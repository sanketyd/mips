==> flow/design.v <==
`timescale 1ns / 1ps
module TestLCD(clk, sf_e, e, rs, rw, d, c, b, a);
(* LOC = "C9" *) input clk;  
(* LOC = "D16" *) output reg sf_e;  
(* LOC = "M18" *) output reg e;  
(* LOC = "L18" *) output reg rs;	 
(* LOC = "L17" *) output reg rw;	 
(* LOC = "M15" *) output reg d;	 
(* LOC = "P17" *) output reg c;	 
(* LOC = "R16" *) output reg b;	 
(* LOC = "R15" *) output reg a;	 
reg [26:0] count = 0;	 
reg [5:0] code;	 
reg refresh;	 
always @ (posedge clk) begin
count <= count + 1;
case (count [26:21])	 
0: code <= 6'h03;	 
1: code <= 6'h03;	 
2: code <= 6'h03;	 
3: code <= 6'h02;	 
4: code <= 6'h02;  
5: code <= 6'h08;  
6: code <= 6'h00;  
7: code <= 6'h06;  
8: code <= 6'h00;  
9: code <= 6'h0C;  
10: code <= 6'h00;  
11: code <= 6'h01;  
12: code <= 6'h24;  
13: code <= 6'h23;  
14: code <= 6'h26;  
15: code <= 6'h2F;
16: code <= 6'h26;  
17: code <= 6'h2D;
18: code <= 6'h27;  
19: code <= 6'h20;
20: code <= 6'h27;  
21: code <= 6'h25;
22: code <= 6'h27;  
23: code <= 6'h24;
24: code <= 6'h26; 
25: code <= 6'h25;
26: code <= 6'h27;
27: code <= 6'h22;  
28: code <= 6'b001100;  
29: code <= 6'b000000;  
30: code <= 6'h24;  
31: code <= 6'h2F; 32: code <= 6'h27;  
33: code <= 6'h22; 34: code <= 6'h26;  
35: code <= 6'h27; 36: code <= 6'h26;  
37: code <= 6'h21; 38: code <= 6'h26;  
39: code <= 6'h2E; 40: code <= 6'h26;  
41: code <= 6'h29;
42: code <= 6'h27; 
43: code <= 6'h23;
44: code <= 6'h26;
45: code <= 6'h21;
46: code <= 6'h27;
47: code <= 6'h24;
48: code <= 6'h26;  
49: code <= 6'h29;
50: code <= 6'h26;  
51: code <= 6'h2F;
52: code <= 6'h26;
53: code <= 6'h2E; 
default: code <= 6'h10;  
endcase
refresh <= count[ 20 ];  
sf_e <= 1; e <= refresh;
rs <= code[5]; rw <= code[4];
d <= code[3]; c <= code[2];
b <= code[1]; a <= code[0];
end  
endmodule
# Tool chain data of TestLCD
# Tool output for the design above, in the order of the flow.
# Lines are those of the file above, counted from 1.
# Cell names lack the library's common part.
# A cell with n/a has no value.
# design
top	TestLCD
clock	clk
cell_library	sky130hd
lib_corner	tt_025C_1v80

# Word-level counts
# Yosys after proc, flatten, opt, wreduce and memory -nomap, before mapping. Enables and synchronous resets that opt folds into registers are not counted as muxes. Memory bits, and registers merged into a memory's read port (data or address), are not among the register bits. Print and check cells are not counted. Equal cells are merged and count once.
# Yosys's memory passes give these memory sizes; they may raise the number of words (mostly to a power of two), join words into wider ones and drop unused or constant bits.
# op_classes
addsub	1
# op_table
op	n
27-bit by 1-bit adder with 27-bit output with constant B	1
# word_totals
rom_bits	384
register_bits	35
clocked_rd_ports_x_width	6
mem_count	1
# memory_table
name	words	word_bits	rd	write_ports	line	source
(no name shown)	64	6	1	0	17	case (count [26:21])

# Longest topological paths
# Depth = most cells in a row (Yosys ltp): at word level without a register or memory, in the mapped netlist without a sequential cell, where the memories' decode and read muxes count.
# depth
depth_word	1
ABC_AREA	1
mapped_depth	10
mapped_depth_nobuf	10

# Mapped cells and area
# The flow's flattened synthesis, as Yosys stat reports it; memories are mapped. The netlist is that of the ABC_AREA named above (0 if unset); the other value can give another one.
# types
cell	n	type_area_um2
dfxtp_1	41	820.787
nand2_1	115	431.664
nor2_1	43	161.405
nand3_1	26	130.125
ha_1	8	100.096
xor2_1	9	78.826
inv_1	17	63.811
xnor2_1	6	52.55
nor2_2	5	31.28
a21oi_1	6	30.029
nand3b_1	4	30.029
buf_4	3	22.522
nand3_2	2	20.019
nand2_2	3	18.768
inv_2	4	15.014
o21ai_0	3	15.014
buf_2	2	10.01
a211oi_1	1	7.507
# Other cell types: 2; their cells: 2.
# mapped
mapped_area_um2	2050.7
seq_area_um2	820.8
cell_count	300
flip_flops	41

# Path before layout
# OpenSTA on the mapped netlist: ideal clock, no wires. The path of least setup slack (recovery checks aside). Input and output delay are each 20% of the period. Register names are those of the netlist, which keeps one name where synthesis merged equal registers.
# synth_timing
path_kind	reg-to-reg
startpoint	register count[21]
endpoint	register code[0]
setup_time_ps	112
path_delay_ps	1366
clock_period_ps	2000
driving_pins	10
arrival_ps	1254
path_slack_ps	634
required_ps	1888
path_buffers	0
synth_period_reached_ps	1366
# "path_delay_ps" = arrival - input delay + setup time.
# "driving_pins": output pins that drive a net of the path, with the launching flip-flop's if there is one; two outputs of one cell count as two.
# "synth_period_reached_ps" = period - worst setup slack (recovery checks aside). The figure is calculated, with input and output delays left at 20% of the set period.
# At most two assigning lines are given for a register; there are more.
# synth_between
path_cell_list	dfxtp_1 > inv_1 > ha_1 > inv_1 > nand2_1 > nand3_1 > nand3_1 > nand2_1 > nand2_1 > nand2_1
# synth_lines
item	line	source
start, declared	12	reg [26:0] count = 0;
start, assigned	16	count <= count + 1;
end, assigned	18	0: code <= 6'h03;
end, assigned	19	1: code <= 6'h03;
end, declared	13	reg [5:0] code;
# Chain of elaborated cells between the ends: none given.

# Worst path after layout
# Path of least setup slack in the final report of flow run A (OpenROAD, finished layout, wires in). Where an end is a register, its clock arrival counts in the times.
# The report prints the path's times to 10 ps; the period is as set.
# layout_timing
path_kind	reg-to-reg
startpoint	register count[0]
endpoint	register count[24]
path_slack_ps	220
setup_time_ps	110
clock_period_ps	1820
arrival_ps	1780
path_buffers	0
required_ps	2010
driving_pins	9
# Between the ends stands the longest chain of elaborated cells between them, by number of cells; it is not shown to be the way that was timed. Of several equally long chains one is given.
# A line is the first line of the expression or statement that the cell stems from. Yosys adds cells for indexed reads and writes and turns some case tables into memories.
# layout_between
path_cell_list	dfxtp_1 > ha_1 > nand3_2 > inv_2 > nand2_2 > inv_1 > nand2_1 > nand2_1 > nand2_1
elab_chain_cells	1
cone_cells	1
# layout_lines
item	line	source
start, declared	12	reg [26:0] count = 0;
start, assigned	16	count <= count + 1;
27-bit by 1-bit adder with 27-bit output	16
end, assigned	16
end, declared	12

# Module TestLCD, platform sky130hd: 2 stored runs of the flow (Yosys, OpenROAD) with differing settings, in no particular order. Input and output delays are each 20% of the period that was set; the output load is 0.01 pF.
# "period_less_ws_ps" means the clock period less the worst setup slack. The figure is calculated, with input and output delays left at 20% of the set period.
# "worst_path_allowed_less_slack_ps" is the time allowed to the run's worst setup path (the clock period less input and output delay, where it has them) less its slack. Clock arrival times count: a late capture clock shortens it, a late launch clock lengthens it.
# "final_power_mw": no workload was simulated; the value follows from the tool's default switching activity.
# "worst_path_allowed_less_slack_ps" is known to 10 ps.
# A setting shown as n/a is not set for that run.
run name	period_ns	CORE_UTILIZATION	SETUP_SLACK_MARGIN	PLACE_DENSITY_LB_ADDON	CELL_PAD_IN_SITES_DETAIL_PLACEMENT	ABC_AREA	MIN_ROUTING_LAYER	CAP_MARGIN	CORE_MARGIN	SLEW_MARGIN	CORE_ASPECT_RATIO	TNS_END_PERCENT	CTS_CLUSTER_SIZE	MAX_ROUTING_LAYER	worst_path_allowed_less_slack_ps	critical_path_type	worstSetupSlack_ps	hold_worst_slack_ps	post_synth_area_um2	final_power_mw	utilization_pct	die_um2	period_less_ws_ps
flow run A	1.82	43	0.06	0.22	2	1	met1	20	2	20	n/a	n/a	n/a	n/a	1600	reg-to-reg	224	329	2050.7	1.558	49.0	5337.8	1596
flow run B	2.96	50	0.29	0.3	n/a	n/a	n/a	40	2	20	0.5	65	94	met4	1960	reg-to-reg	1001	325	1895.6	0.9536	58.9	4329.7	1959
