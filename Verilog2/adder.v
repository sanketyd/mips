==> flow/design.v <==
module adder (
    input a,
    input b,
    input cin,
    output s,
    output cout
);
assign {cout,s} = a+b+cin;
endmodule
module LCD(clk, sf_e, e, rs, rw, d, c, b, a,t0,t1,t2,t3,pushbutton0,pushbutton1,carryw);
input clk;  
output reg sf_e;  
output reg e;  
output reg rs;   
output reg rw;   
output reg d;    
output reg c;    
output reg b;    
output reg a;
input wire pushbutton0;
input wire pushbutton1;
input wire t0;
input wire t1;
input wire t2;
input wire t3;
output wire carryw;
reg [26:0] count = 0;    
reg [5:0] code;  
reg refresh;
wire[3:0] result;
reg salvi[3:0];
reg natti[3:0];
always @ (posedge clk) begin
    count <= count + 1;
    if(pushbutton0 == 1) begin
        salvi[0] <= t0;
        salvi[1] <= t1;
        salvi[2] <= t2;
        salvi[3] <= t3;
    end else if(pushbutton1 == 1) begin
        natti[0] <= t0;
        natti[1] <= t1;
        natti[2] <= t2;
        natti[3] <= t3;
    end
case (count [26:21])  
0: code <= 6'h03;  
1: code <= 6'h03;  
2: code <= 6'h03;  
3: code <= 6'h02;  
4: code <= 6'h02;  
5: code <= 6'h08;  
6: code <= 6'h00;  
7: code <= 6'h06;  
8: code <= 6'h00;  
9: code <= 6'h0C;  
10: code <= 6'h00;  
11: code <= 6'h01;  
12: casez(result)
        4'b0000 : code <= 6'h23;  
        4'b0001 : code <= 6'h23;
        4'b0010 : code <= 6'h23;
        4'b0011 : code <= 6'h23;
        4'b0100 : code <= 6'h23;
        4'b0101 : code <= 6'h23;
        4'b0110 : code <= 6'h23;
        4'b0111 : code <= 6'h23;
        4'b1000 : code <= 6'h23;
        4'b1001 : code <= 6'h23;
        4'b1010 : code <= 6'h24;
        4'b1011 : code <= 6'h24;
        4'b1100 : code <= 6'h24;
        4'b1101 : code <= 6'h24;
        4'b1110 : code <= 6'h24;
        4'b1111 : code <= 6'h24;
    endcase
13: casez(result)
        4'b0000 : code <= 6'h20;  
        4'b0001 : code <= 6'h21;
        4'b0010 : code <= 6'h22;
        4'b0011 : code <= 6'h23;
        4'b0100 : code <= 6'h24;
        4'b0101 : code <= 6'h25;
        4'b0110 : code <= 6'h26;
        4'b0111 : code <= 6'h27;
        4'b1000 : code <= 6'h28;
        4'b1001 : code <= 6'h29;
        4'b1010 : code <= 6'h21;  
        4'b1011 : code <= 6'h22;
        4'b1100 : code <= 6'h23;
        4'b1101 : code <= 6'h24;
        4'b1110 : code <= 6'h25;
        4'b1111 : code <= 6'h26;
    endcase
        default: code <= 6'h10;  
    endcase
    refresh <= count[ 20 ];  
    sf_e <= 1; e <= refresh;
    rs <= code[5]; rw <= code[4];
    d <= code[3]; c <= code[2];
    b <= code[1]; a <= code[0];
end  
 wire[2:0] cr;
 adder b1 (.a(salvi[0]),.b(natti[0]),.cin(1'b0),.s(result[0]),.cout(cr[0]));
 adder b2 (.a(salvi[1]),.b(natti[1]),.cin(cr[0]),.s(result[1]),.cout(cr[1]));
 adder b3 (.a(salvi[2]),.b(natti[2]),.cin(cr[1]),.s(result[2]),.cout(cr[2]));
 adder b4 (.a(salvi[3]),.b(natti[3]),.cin(cr[2]),.s(result[3]),.cout(carryw));
    endmodule
Reports on LCD
What the tools print for LCD, step after step. Line numbers count from 1 in the design file above. A cell with -- has no value.

Design top: LCD. Clock input: clk. Standard-cell library: sky130hd. Library corner: tt_025C_1v80.

Word level
Counts by Yosys on the flattened word-level netlist (proc, flatten, opt, wreduce). Print and check cells are left out. Memory sizes are those after Yosys's memory passes, which may raise the word count (mostly to a power of two), join words into wider ones and drop unused or constant bits.

The figure for flip-flop bits (word level) is 49. Under ROM bits stands 112. Memories kept: 2. For input port bits the number is 7. Under output and inout bits stands 9. Under word-level cells stands 48.

The entry for add/subtract/negate cells reads 8. Under eq/ne operators stands 13. The entry for multiplexer cells reads 1. The entry for bitwise logic cells reads 1. The figure for reduce/logical cells is 5.

Memories: (no name shown) (depth 16, bits a word 4, rd ports 1, wr ports 0, line 77) `13: casez(result)`; (no name shown) (depth 16, bits a word 3, rd ports 1, wr ports 0, line 59) `12: casez(result)`.

Operators with widths (count): 6-bit case mux with 9-bit select (1); 6-bit by 4-bit == test with 1-bit output with constant B (6); 27-bit by 1-bit adder with 27-bit output with constant B (1); 6-bit by 3-bit == test with 1-bit output with constant B (4); 6-bit by 2-bit == test with 1-bit output with constant B (2); 1-bit by 1-bit adder with 2-bit output (4); 2-bit by 1-bit adder with 2-bit output (3); 3-bit OR reduction (2); 6-bit by 1-bit == test with 1-bit output with constant B (1); 6-bit logical NOT (1); 2-bit AND reduction (1); 2-bit OR reduction (1); 1-bit NOT (1).

Logic depth
Depth = most cells in a row (Yosys ltp): at word level without a register or memory, in the mapped netlist without a sequential cell, where the memories' decode and read muxes count.

The figure for depth after elaboration is 4. ABC_AREA: 0. Depth in mapped cells: 11. The figure for depth with buffers taken out is 10.

Mapped cells and area
Yosys stat after the flow's synthesis: flattened, memories mapped to cells. It holds for the ABC_AREA given above (unset counts as 0); a run with the other value may have another netlist.

Cells by type: sky130_fd_sc_hd__dfxtp_1 (count 41, area in all 820.787 um^2); sky130_fd_sc_hd__edfxtp_1 (count 8, area in all 240.23 um^2); sky130_fd_sc_hd__xnor2_1 (count 13, area in all 113.859 um^2); sky130_fd_sc_hd__xor2_1 (count 12, area in all 105.101 um^2); sky130_fd_sc_hd__nand4_4 (count 3, area in all 63.811 um^2); sky130_fd_sc_hd__fa_1 (count 3, area in all 60.058 um^2); sky130_fd_sc_hd__ha_1 (count 4, area in all 50.048 um^2); sky130_fd_sc_hd__nor3_1 (count 9, area in all 45.043 um^2); sky130_fd_sc_hd__nand3_1 (count 8, area in all 40.038 um^2); sky130_fd_sc_hd__inv_1 (count 10, area in all 37.536 um^2); sky130_fd_sc_hd__nand2_1 (count 9, area in all 33.782 um^2); sky130_fd_sc_hd__nand4_1 (count 5, area in all 31.28 um^2); sky130_fd_sc_hd__nor4_2 (count 2, area in all 25.024 um^2); sky130_fd_sc_hd__nor2_1 (count 6, area in all 22.522 um^2); sky130_fd_sc_hd__nor4_4 (count 1, area in all 21.27 um^2); sky130_fd_sc_hd__a21oi_1 (count 4, area in all 20.019 um^2); sky130_fd_sc_hd__and4_2 (count 2, area in all 20.019 um^2); sky130_fd_sc_hd__o21ai_0 (count 4, area in all 20.019 um^2).

Other cell types: 21; their cells: 32.

For cells in the netlist the number is 176. Chip area (Yosys): 1985.7 um^2. The entry for sequential area reads 1061.0 um^2. For mapped flip-flops the number is 49. Under buffers stands 9.

The figures by module come from a second, unflattened synthesis with its own total; it is not the netlist above.

The figure for cells (unflattened synthesis) is 178. Area (unflattened synthesis): 1949.4 um^2.

Each row is one instance without its submodules.

By module: LCD (times used 1, cells 174, area 1869.3 um^2, sequential area 1061.0 um^2); adder (times used 4, cells 1, area 20.0 um^2, sequential area 0.0 um^2).

Timing after synthesis
Path of least setup slack by OpenSTA after synthesis, without wires, with an ideal clock, recovery checks aside; 20% of the period is set as input and as output delay. Where synthesis merged equal registers, the netlist keeps one of their names.

Path type: register to register. Start point: reg salvi[0]. End point: reg code[1]. The figure for period is 3570 ps. Library setup time: 145 ps. The entry for launch time at the first pin reads 0 ps. The figure for data arrival time is 2271 ps. The entry for required time reads 3425 ps. The entry for slack reads 1154 ps. The figure for path delay is 2416 ps. Driving pins on the path: 11. The entry for path buffers reads 1. The entry for period reached after synthesis reads 2416 ps.

"path delay" = arrival - input delay + setup time. "driving pins on the path": output pins that drive a net of the path, with the launching flip-flop's if there is one; two outputs of one cell count as two. "period reached after synthesis" = period - worst setup slack (recovery checks aside). The figure is calculated, with input and output delays left at 20% of the set period. Between the ends stands the longest chain of elaborated cells between them, by number of cells; it is not shown to be the way that was timed. Of several equally long chains one is given. A line is the first line of the expression or statement that the cell stems from. Yosys adds cells for indexed reads and writes and turns some case tables into memories. The chain passes a memory read, where the word-level depth is cut; so it can be longer than that depth. A register here has more assigning lines than the two given.

Path through: sky130_fd_sc_hd__edfxtp_1 sky130_fd_sc_hd__ha_1 sky130_fd_sc_hd__fa_1 sky130_fd_sc_hd__inv_1 sky130_fd_sc_hd__fa_1 sky130_fd_sc_hd__inv_1 sky130_fd_sc_hd__fa_1 sky130_fd_sc_hd__clkbuf_1 sky130_fd_sc_hd__a2111oi_0 sky130_fd_sc_hd__o21ai_0 sky130_fd_sc_hd__o311ai_0. Under cells in the longest elaborated chain stands 6. The figure for elaborated cells between the ends (all ways) is 7. The figure for RTL lines with such cells is 4. Those cells by class: 4 x add/sub; 1 x mux; 2 x memory.

RTL lines, path after synthesis: from (decl) (line 31) `reg salvi[3:0];`; from (assign) (line 36) `salvi[0] <= t0;`; 1-bit by 1-bit adder with 2-bit output (line 8) `assign {cout,s} = a+b+cin;`; 2-bit by 1-bit adder with 2-bit output x3 (line 8); memory 16 x 4 bit (line 77) `13: casez(result)`; 6-bit case mux with 9-bit select (line 46) `case (count [26:21])`; to (assign) (line 47) `0: code <= 6'h03;`; to (assign) (line 48) `1: code <= 6'h03;`; to (decl) (line 28) `reg [5:0] code;`.

Path in the finished layout
Path of least setup slack in the final report of run 2 (OpenROAD, finished layout, wires in). Where an end is a register, its clock arrival counts in the times. The path's times are printed in steps of 10 ps; the period is the one set.

Path type: register to output. Start point: reg salvi[0]. End point: out carryw. The figure for period is 2940 ps. The figure for output delay is 590 ps. The entry for launch time at the first pin reads 290 ps. The figure for data arrival time is 2090 ps. The entry for required time reads 2350 ps. The entry for slack reads 260 ps. Driving pins on the path: 8. The entry for path buffers reads 1.

Between the ends stands the longest chain of elaborated cells between them, by number of cells; it is not shown to be the way that was timed. Of several equally long chains one is given.

Path through: sky130_fd_sc_hd__edfxtp_1 sky130_fd_sc_hd__ha_1 sky130_fd_sc_hd__fa_1 sky130_fd_sc_hd__inv_1 sky130_fd_sc_hd__fa_1 sky130_fd_sc_hd__inv_1 sky130_fd_sc_hd__fa_1 sky130_fd_sc_hd__dlymetal6s2s_1. Under cells in the longest elaborated chain stands 4. The figure for elaborated cells between the ends (all ways) is 4. The figure for RTL lines with such cells is 1. Those cells by class: 4 x add/sub.

RTL lines, path after layout: from (decl) (line 31) `reg salvi[3:0];`; from (assign) (line 36) `salvi[0] <= t0;`; 1-bit by 1-bit adder with 2-bit output (line 8) `assign {cout,s} = a+b+cin;`; 2-bit by 1-bit adder with 2-bit output x3 (line 8); to (decl) (line 26) `output wire carryw;`.

## Implementation results

Top module LCD; platform sky130hd; tools Yosys and OpenROAD; 2 stored runs in no particular order. Input and output delays are each 20% of the period that was set; the output load is 0.01 pF. By "reached clock period" is meant the clock period of the run minus its worst setup slack. This is arithmetic on one report: input and output delays are still those of the set period (20% each). "time used up by the worst setup path" means the part of the period allowed to the worst setup path (the constraints hold back 20% at inputs and 20% at outputs) less its slack; where the path has registers, the arrival times of their clocks count too. "power" rests on the timing tool's default activity at the inputs, not on a simulated workload. "time used up by the worst setup path" is known to 10 ps.

Run 1 has these settings: period_ns 2.4; CORE_UTILIZATION 68; SETUP_SLACK_MARGIN -0.16; PLACE_DENSITY 0.52; CORE_ASPECT_RATIO 0.89; CELL_PAD_IN_SITES_GLOBAL_PLACEMENT 2; CELL_PAD_IN_SITES_DETAIL_PLACEMENT 2; CTS_CLUSTER_SIZE 54; CTS_CLUSTER_DIAMETER 21; SLEW_MARGIN 15; MIN_ROUTING_LAYER met2; CAP_MARGIN 20; CORE_MARGIN 2. Outcome: not finished: placement ended with error GPL-0301.

Run 2 has these settings: period_ns 2.94; CORE_UTILIZATION 35; SETUP_SLACK_MARGIN -0.11; PLACE_DENSITY_LB_ADDON 0.18; CELL_PAD_IN_SITES_GLOBAL_PLACEMENT 0; CELL_PAD_IN_SITES_DETAIL_PLACEMENT 0; ABC_AREA 0; CTS_CLUSTER_SIZE 87; CTS_CLUSTER_DIAMETER 50; MAX_ROUTING_LAYER met5; CAP_MARGIN 20; CORE_MARGIN 2; SLEW_MARGIN 20. The worst hold slack in the final report reads 330 ps. The post-synthesis cell area reads 1985.7 um^2. The power reads 0.001208 W. The measured standard-cell area after routing is 2263.4 um^2. The post-route setup TNS comes to 0 ps. The worst slack on setup checks is 259 ps. The reached clock period reads 2681 ps. The time used up by the worst setup path is 2090 ps. Worst setup path kind: register to output. The measured utilization of the finished layout is 41.1%. The die footprint stands at 6291.7 um^2.
