==> flow/design.v <==
module counter (
    input wire clk,reset,
    input wire[3:0] set,
    input wire pushbutton,
    output wire [3:0] q
);
reg[3:0] sreg= 4'b0000;
reg [25:0] counter = 50_000_000;
always @(posedge clk)
begin
    counter <= counter-1;
    if(reset)
        sreg = 4'b0000;
    else if(pushbutton)
        sreg = set;
    if(counter==0)
	 begin
        sreg = sreg + 4'b0001;
		  counter <= 50_000_000;
	 end 
end
	assign q[3:0] = sreg[3:0];
endmodule
From RTL to reports: counter
What the tools print for counter, step after step.
Lines are those of the file above, counted from 1.
Operators carry their Yosys type and port widths (W data, S select, Z words).
Cell names lack the library's common part.
A cell with n/a has no value.

inputs
  design top = counter
  clock = clk
  library = sky130hd
  corner = tt_025C_1v80

Word level
Yosys after proc, flatten, opt, wreduce and memory -nomap, before mapping. Enables and synchronous resets that opt folds into registers are not counted as muxes. Memory bits, and registers merged into a memory's read port (data or address), are not among the register bits. Print and check cells are not counted. Equal cells are merged and count once.

bit counts
  flip-flop bits (word level) = 30
  input bits = 7
  output and inout port bits = 4
  elaborated cells = 8

operators by class
  add/sub/neg operators = 2
  muxes and demuxes = 3
  reduce/logical cells = 1

operator list
  kind                     number
  $sub A26 B1 Y26 const B  1
  $logic_not A26 Y1        1
  $mux W4                  3
  $add A4 B1 Y4 const B    1

Depth
Longest topological path by Yosys (ltp), each cell counted once; first at word level (registers and memories cut), then after technology mapping (sequential cells cut; the memories' decode and read muxes count).

depth
  depth after elaboration = 4
  ABC_AREA = 0
  depth in mapped cells = 7
  gate-level depth less buffers = 6

After synthesis
The flow's flattened synthesis, as Yosys stat reports it; memories are mapped. The netlist is that of the ABC_AREA named above (0 if unset); the other value can give another one.
The area totals of this step are shown rounded.

synthesis totals
  cell count = 150
  synthesis area = 1,400 um^2
  area of sequential cells = 601 um^2
  mapped flip-flops = 30
  buffer cells = 9

cell types
  type      number  area in all (um^2)
  dfxtp_1   30      600.576
  nor4_2    5       62.56
  mux2i_1   6       60.058
  nor2_1    16      60.058
  or4_1     7       52.55
  xnor2_1   6       52.55
  a21oi_1   9       45.043
  or3_1     7       43.792
  nor3_1    8       40.038
  xor2_1    4       35.034
  mux2_2    3       33.782
  ha_1      2       25.024
  nor4_1    4       25.024
  o21ai_0   4       20.019
  clkbuf_1  5       18.768
  a221oi_1  2       17.517
  buf_2     3       15.014
  inv_1     4       15.014

Other cell types: 17; their cells: 25.

Worst setup path after synthesis
Path of least setup slack by OpenSTA after synthesis, without wires, with an ideal clock, recovery checks aside; 20% of the period is set as input and as output delay. Where synthesis merged equal registers, the netlist keeps one of their names.

timing after synthesis
  kind = reg2reg
  start point = register counter[0]
  end point = register counter[24]
  clock period = 2.96 ns
  setup time = 0.123 ns
  launch time at the first pin = 0.000 ns
  arrival time = 2.130 ns
  required time = 2.837 ns
  slack = 0.706 ns
  delay of the path = 2.253 ns
  stages = 8
  buffers on the path = 1
  synthesis period reached = 2.254 ns

"delay of the path" is the arrival time less input delay plus setup time.
"stages": output pins that drive a net of the path, with the launching flip-flop's if there is one; two outputs of one cell count as two.
"synthesis period reached" is the clock period less the worst setup slack; recovery checks do not enter. This is arithmetic on one report: input and output delays are still those of the set period (20% each).
Between the ends stands the longest chain of elaborated cells between them, by number of cells; it is not shown to be the way that was timed. Of several equally long chains one is given.
Each line given opens the expression or statement behind the cell; cells for indexed reads and writes are added by Yosys, which also makes memories of some case tables.

on the way, after synthesis
  path through = dfxtp_1 inv_1 ha_1 or4b_1 or3_1 buf_2 nor4_2 mux2_1
  cells in the longest elaborated chain = 1
  elaborated cells on any way between the ends = 2
  source lines of those cells = 2
  classes of those cells = add/sub (1); reduce/logical (1)

RTL lines, path after synthesis
  item                RTL line  text
  start: declaration  8         reg [25:0] counter = 50_000_000;
  start: assignment   11        counter <= counter-1;
  start: assignment   19        counter <= 50_000_000;
  $sub A26 B1 Y26     11
  end: assignment     11
  end: assignment     19
  end: declaration    8

Worst path after layout
From the final timing report of stored run 1: the path of least setup slack in the routed layout; clock arrival at registers is part of the times.

timing after layout
  kind = reg2reg
  start point = register counter[1]
  end point = register counter[24]
  clock period = 1.84 ns
  setup time = 0.10 ns
  launch time at the first pin = 0.32 ns
  arrival time = 2.31 ns
  required time = 2.08 ns
  slack = -0.23 ns
  stages = 7
  buffers on the path = 0

Between the ends stands the longest chain of elaborated cells between them, by number of cells; it is not shown to be the way that was timed. Of several equally long chains one is given.

on the way, after layout
  path through = dfxtp_2 inv_2 ha_4 or4b_4 or3_4 nor4_4 mux2_1
  cells in the longest elaborated chain = 1
  elaborated cells on any way between the ends = 2
  source lines of those cells = 2
  classes of those cells = add/sub (1); reduce/logical (1)

RTL lines, path after layout
  item                RTL line  text
  start: declaration  8         reg [25:0] counter = 50_000_000;
  start: assignment   11        counter <= counter-1;
  start: assignment   19        counter <= 50_000_000;
  $sub A26 B1 Y26     11
  end: assignment     11
  end: assignment     19
  end: declaration    8

Subject: counter on sky130hd, stored results

Hello all,

Design counter on sky130hd. What follows are 2 stored runs of the flow, each under its own settings; their order means nothing. The constraints put input and output delay at 20% of the set period each and load the outputs with 0.01 pF.
By "clock period achieved" is meant the clock period of the run minus its worst setup slack. This is arithmetic on one report: input and output delays are still those of the set period (20% each).
"allowed time less slack (worst setup path)" = time allowed to the worst setup path (clock period - input delay - output delay, where it has them) - its slack; a late launch clock adds to it, a late capture clock takes from it.
Results are given in rounded form.
Settings: - = not set for that run.

name                                             stored run 1  stored run 2
period_ns                                        1.84          2.89
CAP_MARGIN                                       20            20
CORE_MARGIN                                      2             2
CORE_UTILIZATION                                 40            57
SLEW_MARGIN                                      20            20
PLACE_DENSITY_LB_ADDON                           -             0.1
TNS_END_PERCENT                                  -             35
ABC_AREA                                         -             1
GPL_ROUTABILITY_DRIVEN                           -             1
CTS_CLUSTER_DIAMETER                             -             41
synthesized cell area (um^2)                     1,400         1,540
die size (um^2)                                  3,980         3,140
standard-cell area after layout (um^2)           2,170         1,710
smallest setup slack (ns)                        -0.226        1.09
total negative slack (ns)                        -2.85         0.000
worst hold slack in the final report (ns)        0.506         0.420
clock period achieved (ns)                       2.066         1.802
allowed time less slack (worst setup path) (ns)  2.07          1.22
critical path type                               reg2reg       reg2out

Thanks
